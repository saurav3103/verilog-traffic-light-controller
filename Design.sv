==> flow/design.v <==
`timescale 1ns / 1ps
module Traffic_Light_Controller(
    input clk,rst,
    output reg [2:0]light_M1,
    output reg [2:0]light_S,
    output reg [2:0]light_MT,
    output reg [2:0]light_M2
    );
    parameter  S1=0, S2=1, S3 =2, S4=3, S5=4,S6=5;
    reg [3:0]count;
    reg[2:0] ps;
    parameter  sec7=7,sec5=5,sec2=2,sec3=3;
    always@(posedge clk or posedge rst)
        begin
        if(rst==1)
        begin
        ps<=S1;
        count<=0;
        end
        else
            case(ps)
                S1: if(count<sec7)
                        begin
                        ps<=S1;
                        count<=count+1;
                        end
                    else
                        begin
                        ps<=S2;
                        count<=0;
                        end
                S2: if(count<sec2)
                        begin
                        ps<=S2;
                        count<=count+1;
                        end
                    else
                        begin
                        ps<=S3;
                        count<=0;
                        end
                S3: if(count<sec5)
                        begin
                        ps<=S3;
                        count<=count+1;
                        end
                    else
                        begin
                        ps<=S4;
                        count<=0;
                        end
                S4:if(count<sec2)
                        begin
                        ps<=S4;
                        count<=count+1;
                        end
                    else
                        begin
                        ps<=S5;
                        count<=0;
                        end
                S5:if(count<sec3)
                        begin
                        ps<=S5;
                        count<=count+1;
                        end
                    else
                        begin
                        ps<=S6;
                        count<=0;
                        end
                S6:if(count<sec2)
                        begin
                        ps<=S6;
                        count<=count+1;
                        end
                    else
                        begin
                        ps<=S1;
                        count<=0;
                        end
                default: ps<=S1;
                endcase
            end   
            always@(ps)    
            begin
                case(ps)
                    S1:
                    begin
                       light_M1<=3'b001;
                       light_M2<=3'b001;
                       light_MT<=3'b100;
                       light_S<=3'b100;
                    end
                    S2:
                    begin 
                       light_M1<=3'b001;
                       light_M2<=3'b010;
                       light_MT<=3'b100;
                       light_S<=3'b100;
                    end
                    S3:
                    begin
                       light_M1<=3'b001;
                       light_M2<=3'b100;
                       light_MT<=3'b001;
                       light_S<=3'b100;
                    end
                    S4:
                    begin
                       light_M1<=3'b010;
                       light_M2<=3'b100;
                       light_MT<=3'b010;
                       light_S<=3'b100;
                    end
                    S5:
                    begin
                       light_M1<=3'b100;
                       light_M2<=3'b100;
                       light_MT<=3'b100;
                       light_S<=3'b001;
                    end
                    S6:
                    begin 
                       light_M1<=3'b100;
                       light_M2<=3'b100;
                       light_MT<=3'b100;
                       light_S<=3'b100;
                    end 
                    default:
                    begin 
                       light_M1<=3'b000;
                       light_M2<=3'b000;
                       light_MT<=3'b000;
                       light_S<=3'b010;
                    end
                    endcase
            end                
endmodule
* Step by step through the tools: Traffic_Light_Controller
Tool output for the design above, in the order of the flow.
Line numbers count from 1 in the design file above.
The mark - stands for no value.
- Top :: Traffic_Light_Controller
- Clock port :: clk
- Standard-cell library :: sky130hd
- Corner :: tt_025C_1v80

* Elaborated design
Counts by Yosys on the flattened word-level netlist (proc, flatten, opt, wreduce; memories kept). Register bits leave out memories and registers merged into their read ports (data or address). Print and check cells are left out. Cells with the same type and inputs are merged into one.
- Clocked read ports x word width :: 0
- Input port bits :: 2
- Memories :: 0
- Bits in registers :: 7
- Bits in latches :: 0
- RAM bits :: 0
- ROM bits :: 0
- Shifts and indexed selects :: 0
- $add $sub $neg :: 1
- $lt $le $gt $ge :: 4
- Mux-type cells :: 16
- Divide/modulo/power cells :: 0
- Bitwise logic cells :: 0
- Reduce/logical cells :: 8
- Equal/unequal tests :: 5
- Multiply operators :: 0
** Operators by type and width (count)
- case mux 3 bit (select 3 bit) :: 3
- case mux 3 bit (select 6 bit) :: 1
- case mux 4 bit (select 4 bit) :: 1
- 2-to-1 mux 4 bit :: 4
- less-than comparator 4 x 2 -> 1 bit with constant B :: 2
- less-than comparator 4 x 3 -> 1 bit with constant B :: 2
- OR reduction 4 bit :: 2
- == test 3 x 2 -> 1 bit with constant B :: 2
- == test 3 bit with constant B :: 2
- OR reduction 3 bit :: 2
- nonzero test 6 bit :: 1
- case mux 3 bit (select 2 bit) :: 1
- 2-to-1 mux 3 bit :: 2
- OR reduction 5 bit :: 1
- adder 4 x 1 -> 4 bit with constant B :: 1
- == test 3 x 1 -> 1 bit with constant B :: 1
- logical NOT 3 bit :: 1
- 2-to-1 mux 1 bit :: 3
- OR reduction 2 bit :: 1
- 2-to-1 mux 2 bit :: 1

* Longest topological paths
Yosys ltp: most cells in a row. Word level: on the elaborated netlist, between registers, memories and ports. Mapped: between sequential cells and ports; inverters and the memories' decode and read muxes count.
- Depth after elaboration :: 3
- ABC_AREA :: 0
- Gate-level depth with buffers :: 6

* Synthesis result
Source: synth_stat.txt of the flow (Yosys; design flattened, memories mapped). It holds for the ABC_AREA given above (unset counts as 0); a run with the other value may have another netlist.
The area totals of this step are shown rounded.
- Sequential area :: 251 um2
- Synthesis area :: 622 um2
- Buffers :: 9
- Mapped cells :: 67
- Flip-flop cells :: 10
** Cell types (count)
- sky130_fd_sc_hd__dfrtp_1 :: 9
- sky130_fd_sc_hd__a22o_1 :: 5
- sky130_fd_sc_hd__or3_1 :: 6
- sky130_fd_sc_hd__clkbuf_1 :: 8
- sky130_fd_sc_hd__dfstp_2 :: 1
- sky130_fd_sc_hd__ha_1 :: 2
- sky130_fd_sc_hd__mux2_2 :: 2
- sky130_fd_sc_hd__a21oi_1 :: 4
- sky130_fd_sc_hd__nand2_1 :: 5
- sky130_fd_sc_hd__inv_1 :: 4
- sky130_fd_sc_hd__o21ai_0 :: 3
- sky130_fd_sc_hd__a211oi_2 :: 1
- sky130_fd_sc_hd__nand2b_1 :: 2
- sky130_fd_sc_hd__nor2b_1 :: 2
- sky130_fd_sc_hd__or4_4 :: 1
- sky130_fd_sc_hd__a32o_1 :: 1
- sky130_fd_sc_hd__nor3_2 :: 1
- sky130_fd_sc_hd__a2bb2oi_1 :: 1
Other cell types: 9; their cells: 9.

* Timing after synthesis
Path of least setup slack by OpenSTA after synthesis, without wires, with an ideal clock, recovery checks aside; 20% of the period is set as input and as output delay. Where synthesis merged equal registers, the netlist keeps one of their names.
- Path type :: register to output
- Start :: register ps
- End :: output light_S[1]
- Stages on the path :: 3
- Time at the first pin :: 0.000 ns
- Arrival :: 1.220 ns
- Output delay :: 0.502 ns
- Setup slack :: 0.788 ns
- Clock period :: 2.51 ns
- Path delay :: 1.220 ns
- Synthesis period reached :: 1.722 ns
"path delay" = arrival - input delay + setup time.
At an output port there is no setup time.
"stages on the path": output pins that drive a net of the path, with the launching flip-flop's if there is one; two outputs of one cell count as two.
"synthesis period reached" = period - worst setup slack (recovery checks aside). The figure is calculated, with input and output delays left at 20% of the set period.
Where an end lacks its bit number, it is one bit of the signal, or one of the new flip-flops if synthesis recoded a state register.
At most two assigning lines are given for a register; there are more.
- Cell sequence :: sky130_fd_sc_hd__dfrtp_1 -> sky130_fd_sc_hd__or4_4 -> sky130_fd_sc_hd__nor3_2
** Ends and longest elaborated chain, after synthesis
- start: declaration :: RTL line 11 : reg[2:0] ps;
- start: assignment :: RTL line 17 : ps<=S1;
- start: assignment :: RTL line 24 : ps<=S1;
- end: declaration :: RTL line 5 : output reg [2:0]light_S,
Chain of elaborated cells between the ends: none given.

* Path in the finished layout
Path of least setup slack in the final report of stored run 1 (OpenROAD, finished layout, wires in). Where an end is a register, its clock arrival counts in the times.
- Path type :: register to output
- Start :: register ps
- End :: output light_S[2]
- Clock period :: 1.9 ns
- Time at the first pin :: 0.24 ns
- Stages on the path :: 4
- Arrival :: 1.55 ns
- Output delay :: 0.38 ns
- Setup slack :: -0.03 ns
Where an end lacks its bit number, it is one bit of the signal, or one of the new flip-flops if synthesis recoded a state register.
At most two assigning lines are given for a register; there are more.
- Cell sequence :: sky130_fd_sc_hd__dfrtp_2 -> sky130_fd_sc_hd__or3_1 -> sky130_fd_sc_hd__or3_1 -> sky130_fd_sc_hd__buf_2
** Ends and longest elaborated chain, after layout
- start: declaration :: RTL line 11 : reg[2:0] ps;
- start: assignment :: RTL line 17 : ps<=S1;
- start: assignment :: RTL line 24 : ps<=S1;
- end: declaration :: RTL line 5 : output reg [2:0]light_S,
Chain of elaborated cells between the ends: none given.

FLOW RESULTS
============

2 stored runs of Traffic_Light_Controller in the flow (synthesis by Yosys, layout by OpenROAD, sky130hd cells), in arbitrary order. Constraints: input delay and output delay 20% of the set period each, output load 0.01 pF.
"worst path time" = time allowed to the worst setup path (clock period - input delay - output delay, where it has them) - its slack; a late launch clock adds to it, a late capture clock takes from it.
"power" rests on the timing tool's default activity at the inputs, not on a simulated workload.
The measured numbers are rounded.

** Stored run 1
- Settings :: period_ns=1.9; CORE_UTILIZATION=18; PLACE_DENSITY=0.75; CORE_ASPECT_RATIO=0.53; CORE_MARGIN=2; ABC_AREA=0; GPL_TIMING_DRIVEN=0; CAP_MARGIN=40; SLEW_MARGIN=40; MAX_ROUTING_LAYER=met4
- Chip area in the Yosys report :: 622 um2
- Area of the die :: 3,960 um2
- Final design utilization :: 0.277
- Smallest setup slack :: -0.033 ns
- Total negative slack on setup checks :: -0.033 ns
- Power :: 494 uW
- Worst path time :: 1.55 ns
- Worst setup path type :: register to output

** Stored run 2
- Settings :: period_ns=1.15; CORE_UTILIZATION=56; PLACE_DENSITY_LB_ADDON=0.14; CELL_PAD_IN_SITES_GLOBAL_PLACEMENT=0; CELL_PAD_IN_SITES_DETAIL_PLACEMENT=0; ABC_AREA=0; CTS_CLUSTER_DIAMETER=375; CAP_MARGIN=30; SLEW_MARGIN=15; CORE_MARGIN=2
- Outcome :: stopped before the end: clock tree synthesis reported DPL-0038
